==> flow/design.v <==
module uart_rx # (
    parameter MODULE_CLK_RATE   = 32'd100000000 ,  
    parameter UART_BAUDCLK_RATE = 32'd115200       
)
(
    input               clk                     , 
    input               rst                     , 
    input               uart_rx                 , 
    output              uart_rx_evt_o           , 
    output    [07:00]   uart_rx_data_o          , 
    output              baud_bps_tb               
 );
    localparam BAUD_DIV     = MODULE_CLK_RATE / UART_BAUDCLK_RATE;  
    localparam BAUD_DIV_CAP = BAUD_DIV / 2;                         
    reg [13:0] baud_div;                             
    reg        baud_bps;                             
    reg        bps_start;                            
    always@(posedge clk or posedge rst) begin
        if(rst) begin
            baud_div <= 0;
            baud_bps <= 0;
        end else begin
            baud_bps <= 0;
            baud_div <= 0;
            if(baud_div < BAUD_DIV && bps_start) begin
                baud_div <= baud_div + 1'b1;
                baud_bps <= 0;
                if(baud_div == BAUD_DIV_CAP) begin
                    baud_bps <= 1'b1;
                end
            end
        end
    end
    reg [4:0] uart_rx_i_r;                 
    always@(posedge clk or posedge rst) begin
        if(rst) begin
            uart_rx_i_r <= 5'b11111;
        end else begin
            uart_rx_i_r<={uart_rx_i_r[3:0],uart_rx};
        end
    end
    wire uart_rx_int = uart_rx_i_r[4] | uart_rx_i_r[3] | uart_rx_i_r[2] | uart_rx_i_r[1] | uart_rx_i_r[0];
    reg [03:00] bit_num;           
    reg         uart_rx_done_r;    
    reg         state;
    reg [07:00] uart_rx_data_o_r0=0;  
    reg [07:00] uart_rx_data_o_r1=0;  
    always@(posedge clk or posedge rst) begin
        if(rst) begin
            uart_rx_done_r <= 0;
            bps_start      <= 0;    
            state          <= 1'b0;
            bit_num        <= 0;
            uart_rx_data_o_r0 <= 0;
            uart_rx_data_o_r1 <= 0;
        end else begin
            uart_rx_done_r <= 1'b0;
            case(state)
            1'b0 :
            begin
                if(!uart_rx_int) begin
                    bps_start <= 1'b1;
                    state     <= 1'b1;
                end
            end
            1'b1 :
            begin           
                if(baud_bps) begin
                    bit_num <= bit_num + 1'b1;
                    if( bit_num<4'd9 ) begin
                        uart_rx_data_o_r0[bit_num-1] <= uart_rx;
                    end
                end else if(bit_num==4'd10) begin
                    bit_num           <= 0;
                    uart_rx_done_r    <= 1'b1;
                    uart_rx_data_o_r1 <= uart_rx_data_o_r0;
                    state             <= 1'b0;  
                    bps_start         <= 0;
                end
            end
            default:;
            endcase
        end
    end
    assign baud_bps_tb    = baud_bps; 
    assign uart_rx_data_o = uart_rx_data_o_r1;
    assign uart_rx_evt_o  = uart_rx_done_r;
endmodule
== From RTL to reports: uart_rx ==
What the tools print for uart_rx, step after step.
Lines are those of the file above, counted from 1.
Operators: Yosys type, input widths -> output width; for muxes data width and select width s.
Cell names lack the library's common part.
The mark -- stands for no value.

* Top module: uart_rx
* Clock: clk
* Library: sky130hd
* Library corner: tt_025C_1v80

== After elaboration ==
Counts by Yosys on the flattened word-level netlist (proc, flatten, opt, wreduce; memories kept). Register bits leave out memories and registers merged into their read ports (data or address). Print and check cells are left out. Cells with the same type and inputs are merged into one.

* Output and inout bits: 10
* Cells after elaboration: 58
* Flip-flop bits (word level): 43
* Bits of input ports: 3

* Order comparisons: 2
* Bitwise logic cells: 9
* Reduce/logical cells: 6
* Mux-type cells: 19
* $add $sub $neg: 4
* Shifts and indexed selects: 2
* Eq/ne operators: 7

{| class="wikitable"
|+ Operators by type and width
! cell !! count
|-
| $shift 1x33->8 || 1
|-
| $shift 1x33->8 const A || 1
|-
| $neg 32->33 || 1
|-
| $mux 8 || 3
|-
| $add 14x1->14 const B || 1
|-
| $lt 14x10->1 const B || 1
|-
| $eq 14x9->1 const B || 1
|-
| $mux 14 || 1
|-
| $mux 1 || 11
|-
| $reduce_and 3->1 || 3
|-
| $and 8x8->8 || 1
|-
| $or 8x8->8 || 1
|-
| $not 8->8 || 1
|-
| $mux 4 || 2
|-
| $ne 2x2->1 const B || 3
|-
| $sub 4x1->5 const B || 1
|-
| $or 1x1->1 || 4
|-
| $ne 2x1->1 const B || 2
|-
| $add 4x1->4 const B || 1
|-
| $lt 4x4->1 const B || 1
|-
| $eq 4x4->1 const B || 1
|-
| $pmux 1 s2 || 2
|-
| $not 1->1 || 2
|-
| $reduce_and 2->1 || 1
|-
| $reduce_bool 2->1 || 1
|-
| $logic_and 1x1->1 || 1
|}

== Logic depth ==
Yosys ltp: most cells in a row. Word level: on the elaborated netlist, between registers, memories and ports. Mapped: between sequential cells and ports; inverters and the memories' decode and read muxes count.

* Word-level depth: 9
* ABC_AREA: 0
* Depth in mapped cells: 13
* Depth with buffers taken out: 12

== Mapped cells and area ==
Yosys stat after the flow's synthesis: flattened, memories mapped to cells. It holds for the ABC_AREA given above (unset counts as 0); a run with the other value may have another netlist.
Totals and module areas in this step are rounded.

{| class="wikitable"
|+ Cell types
! cell !! count !! total area (um^2)
|-
| dfrtp_1 || 38 || 950.912
|-
| ha_1 || 13 || 162.656
|-
| dfstp_2 || 5 || 131.376
|-
| mux2_2 || 10 || 112.608
|-
| nor2_1 || 25 || 93.84
|-
| xnor2_1 || 10 || 87.584
|-
| mux2_1 || 6 || 67.565
|-
| nand2_1 || 16 || 60.058
|-
| nand3_1 || 11 || 55.053
|-
| nand4_1 || 7 || 43.792
|-
| inv_1 || 11 || 41.29
|-
| nor4_1 || 5 || 31.28
|-
| o211ai_2 || 2 || 25.024
|-
| nor4_4 || 1 || 21.27
|-
| o21ai_0 || 4 || 20.019
|-
| a22o_1 || 2 || 17.517
|-
| xnor2_2 || 1 || 16.266
|-
| a311oi_2 || 1 || 15.014
|}

Other cell types: 25; their cells: 32.

* Mapped area: 2190 um^2
* Standard cells after synthesis: 200
* Buffer cells: 6
* Sequential part of the area: 1080 um^2
* Mapped flip-flops: 43

== Worst setup path after synthesis ==
OpenSTA on the mapped netlist: ideal clock, no wires. The path of least setup slack (recovery checks aside). Input and output delay are each 20% of the period. Register names are those of the netlist, which keeps one name where synthesis merged equal registers.

* Path type: reg2reg
* Start point: register bit_num[0]
* End point: register uart_rx_data_o_r0[2]
* Path slack: 3.089 ns
* Data arrival time: 2.814 ns
* Buffers on the path: 1
* Stages on the path: 12
* Setup time: 0.127 ns
* Required time: 5.903 ns
* Period: 6.03 ns
* Time at the first pin: 0.000 ns
* Path delay: 2.941 ns
* Synthesis period reached: 2.941 ns

"path delay" is the arrival time less input delay plus setup time.
"stages on the path" counts driving pins, that of a launching flip-flop among them; a cell with two outputs on the path counts twice.
"synthesis period reached" = period - worst setup slack (recovery checks aside). The figure is calculated, with input and output delays left at 20% of the set period.
Between the ends stands the longest chain of elaborated cells between them, by number of cells; it is not shown to be the way that was timed. Of several equally long chains one is given.
A line is the first line of the expression or statement that the cell stems from. Yosys adds cells for indexed reads and writes and turns some case tables into memories.
A register here has more assigning lines than the two given.
Lines with a computed index may be missing from the assigning lines.

* Cell sequence: dfrtp_1 inv_1 ha_1 buf_4 o31ai_1 nand2_1 ha_1 or3b_1 nor4_4 nand3b_1 nor2_1 mux2_1
* Length of the longest elaborated chain: 9
* Elaborated cells on any way between the ends: 13
* RTL lines with such cells: 4
* Those cells by class: add/sub (2); compare (1); eq/ne (1); shift (2); mux (3); logic (3); reduce/logical (1)

{| class="wikitable"
|+ Ends and longest elaborated chain, after synthesis
! what !! line !! source
|-
| from (decl) || 43 || <nowiki>reg [03:00] bit_num;</nowiki>
|-
| from (assign) || 53 || <nowiki>bit_num        <= 0;</nowiki>
|-
| from (assign) || 69 || <nowiki>bit_num <= bit_num + 1'b1;</nowiki>
|-
| $sub 4x1->5 || 71 || <nowiki>uart_rx_data_o_r0[bit_num-1] <= uart_rx;</nowiki>
|-
| $neg 32->33 || 71 ||
|-
| $shift 1x33->8 || 71 ||
|-
| $not 8->8 || 71 ||
|-
| $and 8x8->8 || 71 ||
|-
| $or 8x8->8 || 71 ||
|-
| $mux 8 || 70 || <nowiki>if( bit_num<4'd9 ) begin</nowiki>
|-
| $mux 8 || 68 || <nowiki>if(baud_bps) begin</nowiki>
|-
| $mux 8 || 58 || <nowiki>case(state)</nowiki>
|-
| to (assign) || 54 || <nowiki>uart_rx_data_o_r0 <= 0;</nowiki>
|-
| to (decl) || 46 || <nowiki>reg [07:00] uart_rx_data_o_r0=0;</nowiki>
|}

== Worst path after layout ==
From the final timing report of run A: the path of least setup slack in the routed layout; clock arrival at registers is part of the times.

* Path type: reg2reg
* Start point: register bit_num[1]
* End point: register uart_rx_data_o_r0[6]
* Setup time: 0.11 ns
* Time at the first pin: 0.29 ns
* Period: 2.06 ns
* Stages on the path: 11
* Required time: 2.25 ns
* Data arrival time: 2.98 ns
* Buffers on the path: 0
* Path slack: -0.73 ns

Between the ends stands the longest chain of elaborated cells between them, by number of cells; it is not shown to be the way that was timed. Of several equally long chains one is given.
A register here has more assigning lines than the two given.
Lines with a computed index may be missing from the assigning lines.

* Cell sequence: dfrtp_2 inv_2 ha_4 xnor2_4 nand4_1 ha_1 or3_4 nor4_4 nand3b_1 nor2_1 mux2_1
* Length of the longest elaborated chain: 9
* Elaborated cells on any way between the ends: 13
* RTL lines with such cells: 4
* Those cells by class: add/sub (2); compare (1); eq/ne (1); shift (2); mux (3); logic (3); reduce/logical (1)

{| class="wikitable"
|+ Ends and longest elaborated chain, post-layout
! what !! line !! source
|-
| from (decl) || 43 || <nowiki>reg [03:00] bit_num;</nowiki>
|-
| from (assign) || 53 || <nowiki>bit_num        <= 0;</nowiki>
|-
| from (assign) || 69 || <nowiki>bit_num <= bit_num + 1'b1;</nowiki>
|-
| $sub 4x1->5 || 71 || <nowiki>uart_rx_data_o_r0[bit_num-1] <= uart_rx;</nowiki>
|-
| $neg 32->33 || 71 ||
|-
| $shift 1x33->8 || 71 ||
|-
| $not 8->8 || 71 ||
|-
| $and 8x8->8 || 71 ||
|-
| $or 8x8->8 || 71 ||
|-
| $mux 8 || 70 || <nowiki>if( bit_num<4'd9 ) begin</nowiki>
|-
| $mux 8 || 68 || <nowiki>if(baud_bps) begin</nowiki>
|-
| $mux 8 || 58 || <nowiki>case(state)</nowiki>
|-
| to (assign) || 54 || <nowiki>uart_rx_data_o_r0 <= 0;</nowiki>
|-
| to (decl) || 46 || <nowiki>reg [07:00] uart_rx_data_o_r0=0;</nowiki>
|}

Subject: uart_rx on sky130hd, stored results

Hello all,

Measured results for uart_rx: 2 stored runs of the Yosys and OpenROAD flow on sky130hd. The settings differ; the order carries no meaning. The constraints put input and output delay at 20% of the set period each and load the outputs with 0.01 pF.
"power" is the tool's figure for a default switching activity; nothing was simulated.
Values from the reports are rounded here.

Run A
==> flow/run.sh <==
#!/bin/bash
# the make line also repeats the synthesis and layout settings of config.mk as NAME=value (left out here)
make -C /OpenROAD-flow-scripts/flow DESIGN_CONFIG=/design/flow/config.mk WORK_HOME=/design/flow/orfs CLKGATE_MAP_FILE= finish
==> flow/config.mk <==
export PLATFORM = sky130hd
export DESIGN_NAME = uart_rx
export DESIGN_NICKNAME = uart_rx
export VERILOG_FILES = /design/flow/design.v
export SDC_FILE = /design/flow/constraint.sdc
export NUM_CORES = 4
export LEC_CHECK = 0
export CAP_MARGIN = 20
export CELL_PAD_IN_SITES_DETAIL_PLACEMENT = 1
export CELL_PAD_IN_SITES_GLOBAL_PLACEMENT = 1
export CORE_MARGIN = 10
export CORE_UTILIZATION = 33
export CTS_CLUSTER_DIAMETER = 232
export MAX_ROUTING_LAYER = met5
export SETUP_SLACK_MARGIN = 0.1
export SLEW_MARGIN = 5
==> flow/constraint.sdc <==
create_clock -name core_clock -period 2.06 [get_ports {clk}]
set_input_delay 0.4120 -clock core_clock [delete_from_list [all_inputs] [get_ports {clk}]]
set_output_delay 0.4120 -clock core_clock [all_outputs]
set_load 0.01 [all_outputs]

==> results of run A <==
chip area after synthesis (Yosys): 2190 um^2
die area: 10300 um^2
standard-cell area of the final layout: 2900 um^2
worst setup slack after layout: -0.732 ns
total negative slack: -5.65 ns
worst hold slack: 0.371 ns
power: 0.00173 W

Run B
==> flow/run.sh <==
#!/bin/bash
# the make line also repeats the synthesis and layout settings of config.mk as NAME=value (left out here)
make -C /OpenROAD-flow-scripts/flow DESIGN_CONFIG=/design/flow/config.mk WORK_HOME=/design/flow/orfs CLKGATE_MAP_FILE= finish
==> flow/config.mk <==
export PLATFORM = sky130hd
export DESIGN_NAME = uart_rx
export DESIGN_NICKNAME = uart_rx
export VERILOG_FILES = /design/flow/design.v
export SDC_FILE = /design/flow/constraint.sdc
export NUM_CORES = 4
export LEC_CHECK = 0
export CAP_MARGIN = 0
export CELL_PAD_IN_SITES_DETAIL_PLACEMENT = 2
export CORE_ASPECT_RATIO = 1.41
export CORE_MARGIN = 8
export CORE_UTILIZATION = 56
export CTS_CLUSTER_DIAMETER = 107
export GPL_TIMING_DRIVEN = 1
export PLACE_DENSITY_LB_ADDON = 0.24
export SETUP_SLACK_MARGIN = 0.36
export SLEW_MARGIN = 20
==> flow/constraint.sdc <==
create_clock -name core_clock -period 2.14 [get_ports {clk}]
set_input_delay 0.4280 -clock core_clock [delete_from_list [all_inputs] [get_ports {clk}]]
set_output_delay 0.4280 -clock core_clock [all_outputs]
set_load 0.01 [all_outputs]

==> results of run B <==
did not finish, placement stopped with DPL-0033

Thanks
